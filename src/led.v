==> flow/design.v <==
parameter q0_ln0_tx_rate = 1.25;
parameter q0_ln0_rx_rate = 1.25;
parameter q0_ln0_refclk_source = 0;
parameter q0_ln0_pll_sel = 2;
parameter q0_ln0_loopback_mode = "off";
parameter q0_ln0_pma_width = 10;
parameter q0_ln0_tx_gearbox = 1;
parameter q0_ln0_rx_gearbox = 1;
parameter q0_ln0_8b10b_encode = 1;
parameter q0_ln0_8b10b_decode = 0;
parameter q0_ln0_word_align = 0;
parameter q0_ln0_rx_bonding_clk_src_sel = "lane_rx_clk";
parameter q0_ln0_channel_bonding = 0;
parameter q0_ln0_channel_bounding_master_sel = 0;
parameter q0_ln0_channel_bonding_align_pattern = 8'h7C;
parameter q0_ln0_2nd_channel_bonding_align_pattern = 8'h7C;
parameter q0_ln0_2nd_channel_bonding_align_pattern_is_k = 0;
parameter q0_ln0_3rd_channel_bonding_align_pattern = 8'h7C;
parameter q0_ln0_3nd_channel_bonding_align_pattern_is_k = 0;
parameter q0_ln0_4th_channel_bonding_align_pattern = 8'h7C;
parameter q0_ln0_4nd_channel_bonding_align_pattern_is_k = 0;
parameter q0_ln0_channel_bonding_max_skew = 8;
parameter q0_ln0_rx_bonding_rd_start_depth = 16;
parameter q0_ln0_tx_if_mst_sel = 0;
parameter q0_ln0_tx_if_rd_start_depth = 16;
parameter q0_ln0_ctc_clk_src_sel = "fabric_clk";
parameter q0_ln0_ctc_2nd_pattern_is_k = 0;
parameter q0_ln0_ctc = 0;
parameter q0_ln0_two_words_ctc = 0;
parameter q0_ln0_ctc_pattern = 8'h7C;
parameter q0_ln0_ctc_2nd_pattern = 8'h7C;
parameter q0_ln0_ctc_rd_start_depth = 16;
parameter q0_refclk0_freq = 200;
module led (
    input           clk,
    input           rst_n,
    output [5:0]    led
);
reg [32:0] time_cnt;
reg [6:0] led_reg;
always @(posedge clk or negedge rst_n) begin
    if(!rst_n) begin
        time_cnt <= 'd0;
        led_reg <= 'd0;
    end
    else if(time_cnt < 50000000 / 8) begin
        time_cnt <= time_cnt + 'b1;
    end else begin
        time_cnt <= 'd0;
        if(led_reg[6]) begin
            led_reg[6:0] <= 'd1;
        end else begin
            led_reg <= (led_reg << 1) | 'b1 ;            
        end
    end
end
assign led[4:0] = ~led_reg[4:0];
endmodule
From RTL to reports: led
What the tools print for led, step after step.
Lines are those of the file above, counted from 1.
Library cell names are shortened.
A cell with n/a has no value.
- top module: led
- clock port: clk
- standard-cell library: sky130hd
- timing corner: tt_025C_1v80

Word level
Counts by Yosys on the flattened word-level netlist (proc, flatten, opt, wreduce; memories kept). Register bits leave out memories and registers merged into their read ports (data or address); mux counts leave out enables and synchronous resets folded into registers. Print and check cells are left out. Cells with the same type and inputs are merged into one.
- add/subtract/negate cells: 1
- order comparisons: 1
- muxes and demuxes: 2
- noted bitwise gates (word level): 1
- operators with widths (cell ; number):
    33-bit by 1-bit adder with 33-bit output (second input constant) ; 1
    33-bit by 23-bit less-than comparator with 1-bit output (second input constant) ; 1
    33-bit two-way mux ; 1
    7-bit two-way mux ; 1
    5-bit inverter ; 1
- noted bits in registers: 40
- bits of input ports: 2
- output and inout port bits: 6
- elaborated cells: 7

Logic depth
Longest topological path by Yosys (ltp), each cell counted once; first at word level (registers and memories cut), then after technology mapping (sequential cells cut; the memories' decode and read muxes count).
- noted word-level depth: 2
- ABC_AREA: 0
- gate-level depth with buffers: 7

After synthesis
The flow's flattened synthesis, as Yosys stat reports it; memories are mapped. The netlist is that of the ABC_AREA named above (0 if unset); the other value can give another one.
Totals and module areas in this step are rounded.
- cell types (type ; number ; total area (sq um)):
    dfrtp_1 ; 40 ; 1000.96
    nor2_1 ; 28 ; 105.101
    xor2_1 ; 12 ; 105.101
    xnor2_1 ; 8 ; 70.067
    nand4_1 ; 9 ; 56.304
    and4_1 ; 6 ; 52.55
    mux2i_1 ; 4 ; 40.038
    buf_6 ; 3 ; 33.782
    nand2_1 ; 9 ; 33.782
    nand2b_1 ; 5 ; 31.28
    nor4_1 ; 4 ; 25.024
    inv_1 ; 6 ; 22.522
    mux2_2 ; 2 ; 22.522
    o21ai_2 ; 2 ; 17.517
    nand3_1 ; 3 ; 15.014
    ha_1 ; 1 ; 12.512
    o2111a_1 ; 1 ; 11.261
    nand4b_1 ; 1 ; 8.758
Not listed: further types 11, cells in them 11.
- cells in the netlist: 155
- chip area (Yosys) at 1733 sq um
- mapped flip-flops at 40

Path before layout
Source: OpenSTA report_checks on the synthesized netlist (no wires, ideal clock, input and output delay 20% of the period each), path of least setup slack; recovery checks are left aside. Register names are those of the netlist, which keeps one name where synthesis merged equal registers.
- kind: reg-to-reg
- start point: register time_cnt[5]
- end point: register time_cnt[21]
- noted clock period: 2.12 ns
- library setup time: 0.071 ns
- time at the first pin: 0.000 ns
- data arrival time at 1.499 ns
- noted slack: 0.550 ns
- path delay: 1.570 ns
- driving pins on the path at 7
- noted path buffers: 2
- period reached after synthesis at 1.57 ns
"path delay" is the arrival time less input delay plus setup time.
"driving pins on the path" counts driving pins, that of a launching flip-flop among them; a cell with two outputs on the path counts twice.
"period reached after synthesis" is the clock period less the worst setup slack; recovery checks do not enter. This is arithmetic on one report: input and output delays are still those of the set period (20% each).
The rows between start and end are the longest chain of elaborated cells between them; the timing report does not say that the signal goes this way. Where chains are equally long, one stands for them.
A line is the first line of the expression or statement that the cell stems from. Yosys adds cells for indexed reads and writes and turns some case tables into memories.
At most two assigning lines are given for a register; there are more.
- cells stage by stage: dfrtp_1 > or4_1 > o21ai_2 > o21ai_2 > buf_6 > buf_6 > nor2_1
- noted length of the longest elaborated chain: 2
- elaborated cells on any way between the ends: 3
- RTL lines, path after synthesis (element ; RTL line ; text):
    from (decl) ; 39 ; reg [32:0] time_cnt;
    from (assign) ; 43 ; time_cnt <= 'd0;
    from (assign) ; 47 ; time_cnt <= time_cnt + 'b1;
    33-bit by 1-bit adder with 33-bit output ; 47 ;
    33-bit two-way mux ; 46 ; else if(time_cnt < 50000000 / 8) begin
    to (assign) ; 43 ;
    to (assign) ; 47 ;
    to (decl) ; 39 ;

Worst path after layout
From the final timing report of stored run 1: the path of least setup slack in the routed layout; clock arrival at registers is part of the times.
- kind: reg-to-reg
- start point: register time_cnt[9]
- end point: register led_reg[5]
- noted clock period: 3.28 ns
- library setup time: 0.11 ns
- time at the first pin: 0.28 ns
- data arrival time at 2.18 ns
- noted slack: 1.26 ns
- driving pins on the path at 6
- noted path buffers: 0
The rows between start and end are the longest chain of elaborated cells between them; the timing report does not say that the signal goes this way. Where chains are equally long, one stands for them.
At most two assigning lines are given for a register; there are more.
- cells stage by stage: dfrtp_1 > nand4_1 > nor4b_1 > o21ai_2 > o21ai_2 > mux2_2
- noted length of the longest elaborated chain: 1
- elaborated cells on any way between the ends: 1
- RTL lines, path after layout (element ; RTL line ; text):
    from (decl) ; 39 ; reg [32:0] time_cnt;
    from (assign) ; 43 ; time_cnt <= 'd0;
    from (assign) ; 47 ; time_cnt <= time_cnt + 'b1;
    33-bit by 23-bit less-than comparator with 1-bit output ; 46 ; else if(time_cnt < 50000000 / 8) begin
    to (assign) ; 44 ; led_reg <= 'd0;
    to (assign) ; 53 ; led_reg <= (led_reg << 1) | 'b1 ;
    to (decl) ; 40 ; reg [6:0] led_reg;

Appendix: measured runs

led through Yosys and OpenROAD on sky130hd: 2 stored runs, unordered, with their settings and measured results. The constraints put input and output delay at 20% of the set period each and load the outputs with 0.01 pF.
"period reached" = clock period - worst setup slack. The figure is calculated, with input and output delays left at 20% of the set period.
"time of the worst setup path" = time allowed to the worst setup path (clock period - input delay - output delay, where it has them) - its slack; a late launch clock adds to it, a late capture clock takes from it.
"total design power" rests on the timing tool's default activity at the inputs, not on a simulated workload.
The results are shown rounded.

Stored run 1
Settings were period_ns = 3.28; CAP_MARGIN = 20; CORE_MARGIN = 2; CORE_UTILIZATION = 40; SLEW_MARGIN = 20
- total design power: 0.001032 W
- post-route setup TNS at 0.000 ns
- period reached at 2.019 ns
- noted the synthesis area: 1,733 sq um
- noted the standard-cell area after layout: 1,947 sq um
- worst setup slack after layout: 1.261 ns
- time of the worst setup path: 2.02 ns
- class of the worst setup path: reg-to-reg
- noted the area of the die: 4,875 sq um

Stored run 2
Settings were period_ns = 2.15; CORE_UTILIZATION = 57; PLACE_DENSITY_LB_ADDON = 0.18; CELL_PAD_IN_SITES_GLOBAL_PLACEMENT = 3; TNS_END_PERCENT = 5; ABC_AREA = 1; GPL_TIMING_DRIVEN = 0; GPL_ROUTABILITY_DRIVEN = 1; CAP_MARGIN = 40; MIN_ROUTING_LAYER = met1; CORE_MARGIN = 2; SLEW_MARGIN = 20
- unfinished; error FLW-0024 in placement
