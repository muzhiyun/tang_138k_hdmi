==> flow/design.v <==
parameter q0_ln0_tx_rate = 1.25;
parameter q0_ln0_rx_rate = 1.25;
parameter q0_ln0_refclk_source = 0;
parameter q0_ln0_pll_sel = 2;
parameter q0_ln0_loopback_mode = "off";
parameter q0_ln0_pma_width = 10;
parameter q0_ln0_tx_gearbox = 1;
parameter q0_ln0_rx_gearbox = 1;
parameter q0_ln0_8b10b_encode = 1;
parameter q0_ln0_8b10b_decode = 0;
parameter q0_ln0_word_align = 0;
parameter q0_ln0_rx_bonding_clk_src_sel = "lane_rx_clk";
parameter q0_ln0_channel_bonding = 0;
parameter q0_ln0_channel_bounding_master_sel = 0;
parameter q0_ln0_channel_bonding_align_pattern = 8'h7C;
parameter q0_ln0_2nd_channel_bonding_align_pattern = 8'h7C;
parameter q0_ln0_2nd_channel_bonding_align_pattern_is_k = 0;
parameter q0_ln0_3rd_channel_bonding_align_pattern = 8'h7C;
parameter q0_ln0_3nd_channel_bonding_align_pattern_is_k = 0;
parameter q0_ln0_4th_channel_bonding_align_pattern = 8'h7C;
parameter q0_ln0_4nd_channel_bonding_align_pattern_is_k = 0;
parameter q0_ln0_channel_bonding_max_skew = 8;
parameter q0_ln0_rx_bonding_rd_start_depth = 16;
parameter q0_ln0_tx_if_mst_sel = 0;
parameter q0_ln0_tx_if_rd_start_depth = 16;
parameter q0_ln0_ctc_clk_src_sel = "fabric_clk";
parameter q0_ln0_ctc_2nd_pattern_is_k = 0;
parameter q0_ln0_ctc = 0;
parameter q0_ln0_two_words_ctc = 0;
parameter q0_ln0_ctc_pattern = 8'h7C;
parameter q0_ln0_ctc_2nd_pattern = 8'h7C;
parameter q0_ln0_ctc_rd_start_depth = 16;
parameter q0_refclk0_freq = 200;
module tmds_channel
#(
    parameter int CN = 0
)
(
    input logic clk_pixel,
    input logic [7:0] video_data,
    input logic [3:0] data_island_data,
    input logic [1:0] control_data,
    input logic [2:0] mode,   
    output logic [9:0] tmds = 10'b1101010100
);
logic signed [4:0] acc = 5'sd0;
logic [8:0] q_m;
logic [9:0] q_out;
logic [9:0] video_coding;
assign video_coding = q_out;
logic [3:0] N1D;
logic signed [4:0] N1q_m07;
logic signed [4:0] N0q_m07;
always_comb
begin
    N1D = video_data[0] + video_data[1] + video_data[2] + video_data[3] + video_data[4] + video_data[5] + video_data[6] + video_data[7];
    case(q_m[0] + q_m[1] + q_m[2] + q_m[3] + q_m[4] + q_m[5] + q_m[6] + q_m[7])
        4'b0000: N1q_m07 = 5'sd0;
        4'b0001: N1q_m07 = 5'sd1;
        4'b0010: N1q_m07 = 5'sd2;
        4'b0011: N1q_m07 = 5'sd3;
        4'b0100: N1q_m07 = 5'sd4;
        4'b0101: N1q_m07 = 5'sd5;
        4'b0110: N1q_m07 = 5'sd6;
        4'b0111: N1q_m07 = 5'sd7;
        4'b1000: N1q_m07 = 5'sd8;
        default: N1q_m07 = 5'sd0;
    endcase
    N0q_m07 = 5'sd8 - N1q_m07;
end
logic signed [4:0] acc_add;
integer i;
always_comb
begin
    if (N1D > 4'd4 || (N1D == 4'd4 && video_data[0] == 1'd0))
    begin
        q_m[0] = video_data[0];
        for(i = 0; i < 7; i++)
            q_m[i + 1] = q_m[i] ~^ video_data[i + 1];
        q_m[8] = 1'b0;
    end
    else
    begin
        q_m[0] = video_data[0];
        for(i = 0; i < 7; i++)
            q_m[i + 1] = q_m[i] ^ video_data[i + 1];
        q_m[8] = 1'b1;
    end
    if (acc == 5'sd0 || (N1q_m07 == N0q_m07))
    begin
        if (q_m[8])
        begin
            acc_add = N1q_m07 - N0q_m07;
            q_out = {~q_m[8], q_m[8], q_m[7:0]};
        end
        else
        begin
            acc_add = N0q_m07 - N1q_m07;
            q_out = {~q_m[8], q_m[8], ~q_m[7:0]};
        end
    end
    else
    begin
        if ((acc > 5'sd0 && N1q_m07 > N0q_m07) || (acc < 5'sd0 && N1q_m07 < N0q_m07))
        begin
            q_out = {1'b1, q_m[8], ~q_m[7:0]};
            acc_add = (N0q_m07 - N1q_m07) + (q_m[8] ? 5'sd2 : 5'sd0);
        end
        else
        begin
            q_out = {1'b0, q_m[8], q_m[7:0]};
            acc_add = (N1q_m07 - N0q_m07) - (~q_m[8] ? 5'sd2 : 5'sd0);
        end
    end
end
always_ff @(posedge clk_pixel) acc <= mode != 3'd1 ? 5'sd0 : acc + acc_add;
logic [9:0] control_coding;
always_comb
begin
    unique case(control_data)
        2'b00: control_coding = 10'b1101010100;
        2'b01: control_coding = 10'b0010101011;
        2'b10: control_coding = 10'b0101010100;
        2'b11: control_coding = 10'b1010101011;
    endcase
end
logic [9:0] terc4_coding;
always_comb
begin
    unique case(data_island_data)
        4'b0000 : terc4_coding = 10'b1010011100;
        4'b0001 : terc4_coding = 10'b1001100011;
        4'b0010 : terc4_coding = 10'b1011100100;
        4'b0011 : terc4_coding = 10'b1011100010;
        4'b0100 : terc4_coding = 10'b0101110001;
        4'b0101 : terc4_coding = 10'b0100011110;
        4'b0110 : terc4_coding = 10'b0110001110;
        4'b0111 : terc4_coding = 10'b0100111100;
        4'b1000 : terc4_coding = 10'b1011001100;
        4'b1001 : terc4_coding = 10'b0100111001;
        4'b1010 : terc4_coding = 10'b0110011100;
        4'b1011 : terc4_coding = 10'b1011000110;
        4'b1100 : terc4_coding = 10'b1010001110;
        4'b1101 : terc4_coding = 10'b1001110001;
        4'b1110 : terc4_coding = 10'b0101100011;
        4'b1111 : terc4_coding = 10'b1011000011;
    endcase
end
logic [9:0] video_guard_band;
generate
    if (CN == 0 || CN == 2)
        assign video_guard_band = 10'b1011001100;
    else
        assign video_guard_band = 10'b0100110011;
endgenerate
logic [9:0] data_guard_band;
generate
    if (CN == 1 || CN == 2)
        assign data_guard_band = 10'b0100110011;
    else
        assign data_guard_band = control_data == 2'b00 ? 10'b1010001110
            : control_data == 2'b01 ? 10'b1001110001
            : control_data == 2'b10 ? 10'b0101100011
            : 10'b1011000011;
endgenerate
always @(posedge clk_pixel)
begin
    case (mode)
        3'd0: tmds <= control_coding;
        3'd1: tmds <= video_coding;
        3'd2: tmds <= video_guard_band;
        3'd3: tmds <= terc4_coding;
        3'd4: tmds <= data_guard_band;
    endcase
end
endmodule
Step by step through the tools: tmds_channel. Tool output for the design above, in the order of the flow. Lines are those of the file above, counted from 1. Operators carry their Yosys type and port widths (W data, S select, Z words). Cell names lack the library's common part. A cell with - has no value.

Design top: tmds_channel. Clock: clk_pixel. Library: sky130hd. Corner: tt_025C_1v80.

Elaborated design. Yosys after proc, flatten, opt, wreduce and memory -nomap, before mapping. Memory bits, and registers merged into a memory's read port (data or address), are not among the register bits. Print and check cells are not counted. Equal cells are merged and count once. Yosys's memory passes give these memory sizes; they may raise the number of words (mostly to a power of two), join words into wider ones and drop unused or constant bits.

Cells after elaboration: 86. For memories the number is 2. ROM bits: 224. The figure for bits in registers is 15.

Memories: (no name shown) (depth 16, width 10, read ports 1, write ports 0, line 130) `unique case(data_island_data)`; (no name shown) (depth 16, width 4, read ports 1, write ports 0, line 57) `case(q_m[0] + q_m[1] + q_m[2] + q_m[3] + q_m[4] + q_m[5] + q_m[6] + q_m[7])`.

The entry for order comparisons reads 5. The entry for bitwise logic cells reads 16. The entry for equal/unequal tests reads 10. For reductions and logical operators the number is 10. Mux-type cells: 21. Add/sub/neg operators: 20.

Operators by type and width (count): $mux W10 (6); $pmux W10 S5 (1); $pmux W10 S4 (1); $add A4 B1 Y4 (8); $mux W5 (3); $sub A5 B5 Y5 (2); $add A3 B1 Y4 (2); $not A8 Y8 (1); $mux W1 (8); $xnor A1 B1 Y1 (7); $xor A1 B1 Y1 (7); $add A2 B1 Y3 (2); $eq A3 B2 Y1 const B (2); $gt A5 B1 Y1 const B (1); $lt A5 B1 Y1 const B (1); $add A5 B3 Y5 (1); $sub A5 B3 Y5 (1); $add A5 B5 Y5 (1); $sub A5 B5 Y5 const A (1); $gt A5 B5 Y1 (1); $lt A5 B5 Y1 (1); $eq A5 B5 Y1 (1); $logic_not A5 Y1 (1); $reduce_bool A5 Y1 (1); $add A1 B1 Y2 (2); $eq A2 B2 Y1 const B (2); $gt A4 B3 Y1 const B (1); $eq A4 B3 Y1 const B (1).

Not listed: further kinds 10, cells in them 15.

Logic depth. Longest topological path by Yosys (ltp), each cell counted once; first at word level (registers and memories cut), then after technology mapping (sequential cells cut; the memories' decode and read muxes count).

The figure for depth after elaboration is 18. ABC_AREA: 0. The entry for depth in mapped cells reads 36.

Synthesis result. The flow's flattened synthesis, as Yosys stat reports it; memories are mapped. The netlist is that of the ABC_AREA named above (0 if unset); the other value can give another one.

Cell types: ha_1 (count 29, total area 362.848 sq um); edfxtp_1 (count 10, total area 300.288 sq um); fa_1 (count 9, total area 180.173 sq um); a21oi_1 (count 26, total area 130.125 sq um); xnor2_1 (count 13, total area 113.859 sq um); nor2_1 (count 25, total area 93.84 sq um); inv_1 (count 23, total area 86.333 sq um); nand2_1 (count 23, total area 86.333 sq um); xnor2_2 (count 5, total area 81.328 sq um); dfxtp_1 (count 4, total area 80.077 sq um); xor2_1 (count 8, total area 70.067 sq um); o21ai_0 (count 13, total area 65.062 sq um); nor3_1 (count 12, total area 60.058 sq um); nand2b_1 (count 8, total area 50.048 sq um); a211oi_1 (count 6, total area 45.043 sq um); clkbuf_1 (count 12, total area 45.043 sq um); nor2b_1 (count 7, total area 43.792 sq um); nand3_1 (count 7, total area 35.034 sq um).

Other cell types: 45; their cells: 77.

Under cell count stands 317. Under cell area after synthesis stands 2551.2 sq um. The entry for flip-flop cells reads 14. Sequential part of the area: 380.4 sq um. For buffer cells the number is 18.

Timing after synthesis. OpenSTA on the mapped netlist: ideal clock, no wires. The path of least setup slack (recovery checks aside). Input and output delay are each 20% of the period. Register names are those of the netlist, which keeps one name where synthesis merged equal registers.

Path type: input to register. Start: in video_data[0]. End: reg acc[4]. For path delay the number is 8.690 ns. The figure for stages on the path is 36. The entry for setup slack reads 11.630 ns. Under library setup time stands 0.130 ns. The figure for arrival is 13.640 ns. For input delay the number is 5.080 ns. The figure for period is 25.4 ns. The figure for synthesis period reached is 13.77 ns.

"path delay" = arrival - input delay + setup time. "stages on the path": output pins that drive a net of the path, with the launching flip-flop's if there is one; two outputs of one cell count as two. "synthesis period reached" = period - worst setup slack (recovery checks aside). The figure is calculated, with input and output delays left at 20% of the set period. The rows between start and end are the longest chain of elaborated cells between them; the timing report does not say that the signal goes this way. Where chains are equally long, one stands for them. Each line given opens the expression or statement behind the cell; cells for indexed reads and writes are added by Yosys, which also makes memories of some case tables. A memory read counts as a cell of the chain, while the word-level depth stops at memories.

Path through: inv_1 -> fa_1 -> fa_1 -> fa_1 -> inv_1 -> ha_1 -> fa_1 -> nor3b_1 -> o211ai_1 -> nand2_1 -> clkbuf_1 -> xnor2_1 -> fa_1 -> fa_1 -> fa_1 -> ha_1 -> inv_1 -> fa_1 -> buf_4 -> xnor2_2 -> nand2_1 -> ha_1 -> clkbuf_1 -> nor2b_1 -> mux2i_1 -> o32ai_1 -> buf_2 -> o31ai_1 -> a21oi_1 -> a31oi_1 -> ha_1 -> a21o_1 -> a21oi_1 -> xnor2_1 -> o21ai_0 -> nor3b_1. For length of the longest elaborated chain the number is 26. Elaborated cells on any way between the ends: 59. Those cells by class: add/sub (20); compare (3); eq/ne (2); mux (12); logic (15); reduce/logical (6); memory (1).

Ends and longest elaborated chain, after synthesis: from (decl) (line 40) `input logic [7:0] video_data,`; $add A1 B1 Y2 (line 56) `N1D = video_data[0] + video_data[1] + video_data[2] + video_data[3] + video_data[4] + video_data[5] + video_da ...`; $add A2 B1 Y3 (line 56); $add A3 B1 Y4 (line 56); $add A4 B1 Y4 (4 in a row) (line 56); $eq A4 B3 Y1 (line 75) `if (N1D > 4'd4 || (N1D == 4'd4 && video_data[0] == 1'd0))`; $logic_and A1 B1 Y1 (line 75); $logic_or A1 B1 Y1 (line 75); [... 9 more ...]; $sub A5 B5 Y5 (line 69) `N0q_m07 = 5'sd8 - N1q_m07;`; $gt A5 B5 Y1 (line 104) `if ((acc > 5'sd0 && N1q_m07 > N0q_m07) || (acc < 5'sd0 && N1q_m07 < N0q_m07))`; $logic_and A1 B1 Y1 (line 104); $logic_or A1 B1 Y1 (line 104); $mux W5 (line 104); $mux W5 (line 89) `if (acc == 5'sd0 || (N1q_m07 == N0q_m07))`; $add A5 B5 Y5 (line 116) `always_ff @(posedge clk_pixel) acc <= mode != 3'd1 ? 5'sd0 : acc + acc_add;`; to (assign) (line 116); to (decl) (line 46) `logic signed [4:0] acc = 5'sd0;`.

Worst path after layout. Path of least setup slack in the final report of entry A (OpenROAD, finished layout, wires in). Where an end is a register, its clock arrival counts in the times.

Path type: input to register. Start: in video_data[0]. End: reg acc[4]. The figure for arrival is 10.83 ns. The figure for stages on the path is 33. For input delay the number is 2.24 ns. Under library setup time stands 0.11 ns. The entry for setup slack reads 0.49 ns. The figure for period is 11.2 ns.

The rows between start and end are the longest chain of elaborated cells between them; the timing report does not say that the signal goes this way. Where chains are equally long, one stands for them. A memory read counts as a cell of the chain, while the word-level depth stops at memories.

Path through: clkdlybuf4s50_1 -> inv_1 -> fa_1 -> fa_1 -> fa_1 -> inv_1 -> ha_1 -> fa_1 -> nor3b_2 -> o211ai_1 -> nand2_2 -> xnor2_2 -> fa_1 -> fa_1 -> fa_1 -> ha_1 -> inv_1 -> fa_1 -> xnor2_2 -> nand2_1 -> ha_1 -> inv_1 -> a211o_1 -> a311o_1 -> o211ai_4 -> nand2_1 -> a31oi_2 -> ha_1 -> a21o_1 -> a21oi_1 -> xnor2_1 -> o21ai_0 -> nor3b_1. For length of the longest elaborated chain the number is 26. Elaborated cells on any way between the ends: 59. Those cells by class: add/sub (20); compare (3); eq/ne (2); mux (12); logic (15); reduce/logical (6); memory (1).

Ends and longest elaborated chain, post-layout: from (decl) (line 40) `input logic [7:0] video_data,`; $add A1 B1 Y2 (line 56) `N1D = video_data[0] + video_data[1] + video_data[2] + video_data[3] + video_data[4] + video_data[5] + video_da ...`; $add A2 B1 Y3 (line 56); $add A3 B1 Y4 (line 56); $add A4 B1 Y4 (4 in a row) (line 56); $eq A4 B3 Y1 (line 75) `if (N1D > 4'd4 || (N1D == 4'd4 && video_data[0] == 1'd0))`; $logic_and A1 B1 Y1 (line 75); $logic_or A1 B1 Y1 (line 75); [... 9 more ...]; $sub A5 B5 Y5 (line 69) `N0q_m07 = 5'sd8 - N1q_m07;`; $gt A5 B5 Y1 (line 104) `if ((acc > 5'sd0 && N1q_m07 > N0q_m07) || (acc < 5'sd0 && N1q_m07 < N0q_m07))`; $logic_and A1 B1 Y1 (line 104); $logic_or A1 B1 Y1 (line 104); $mux W5 (line 104); $mux W5 (line 89) `if (acc == 5'sd0 || (N1q_m07 == N0q_m07))`; $add A5 B5 Y5 (line 116) `always_ff @(posedge clk_pixel) acc <= mode != 3'd1 ? 5'sd0 : acc + acc_add;`; to (assign) (line 116); to (decl) (line 46) `logic signed [4:0] acc = 5'sd0;`.

==> runs of tmds_channel <==
Below are 2 stored runs of the flow (Yosys, OpenROAD; platform sky130hd) on tmds_channel, each with its settings and what was measured, unordered. Constraints: input delay and output delay 20% of the set period each, output load 0.01 pF. "critical setup path time" means the part of the period allowed to the worst setup path (the constraints hold back 20% at inputs and 20% at outputs) less its slack; where the path has registers, the arrival times of their clocks count too.

Entry A has these settings: period_ns 11.2; CORE_UTILIZATION 37; CAP_MARGIN 20; CORE_MARGIN 2; SLEW_MARGIN 20. The measured Yosys chip area after synthesis is 2551.2 sq um. The die area comes to 7575.1 sq um. The standard-cell area after routing comes to 2974.1 sq um. The final design utilization is 0.443. The worst setup slack after layout stands at 0.490 ns. The worst hold slack in the final report stands at 0.620 ns. The critical setup path time stands at 8.47 ns. Critical path kind: input to register.

Entry B has these settings: period_ns 9.29; CORE_UTILIZATION 16; SETUP_SLACK_MARGIN 2.73; PLACE_DENSITY 0.69; CORE_ASPECT_RATIO 1.79; CELL_PAD_IN_SITES_GLOBAL_PLACEMENT 1; TNS_END_PERCENT 80; GPL_TIMING_DRIVEN 0; CTS_CLUSTER_SIZE 14; CTS_CLUSTER_DIAMETER 346; CAP_MARGIN 5; SLEW_MARGIN 10; CORE_MARGIN 2. The measured Yosys chip area after synthesis is 2551.2 sq um. The die area comes to 17013.8 sq um. The standard-cell area after routing comes to 3623.5 sq um. The final design utilization is 0.233. The worst setup slack after layout stands at -0.713 ns. The worst hold slack in the final report stands at 0.659 ns. The critical setup path time stands at 8.15 ns. Critical path kind: input to register.
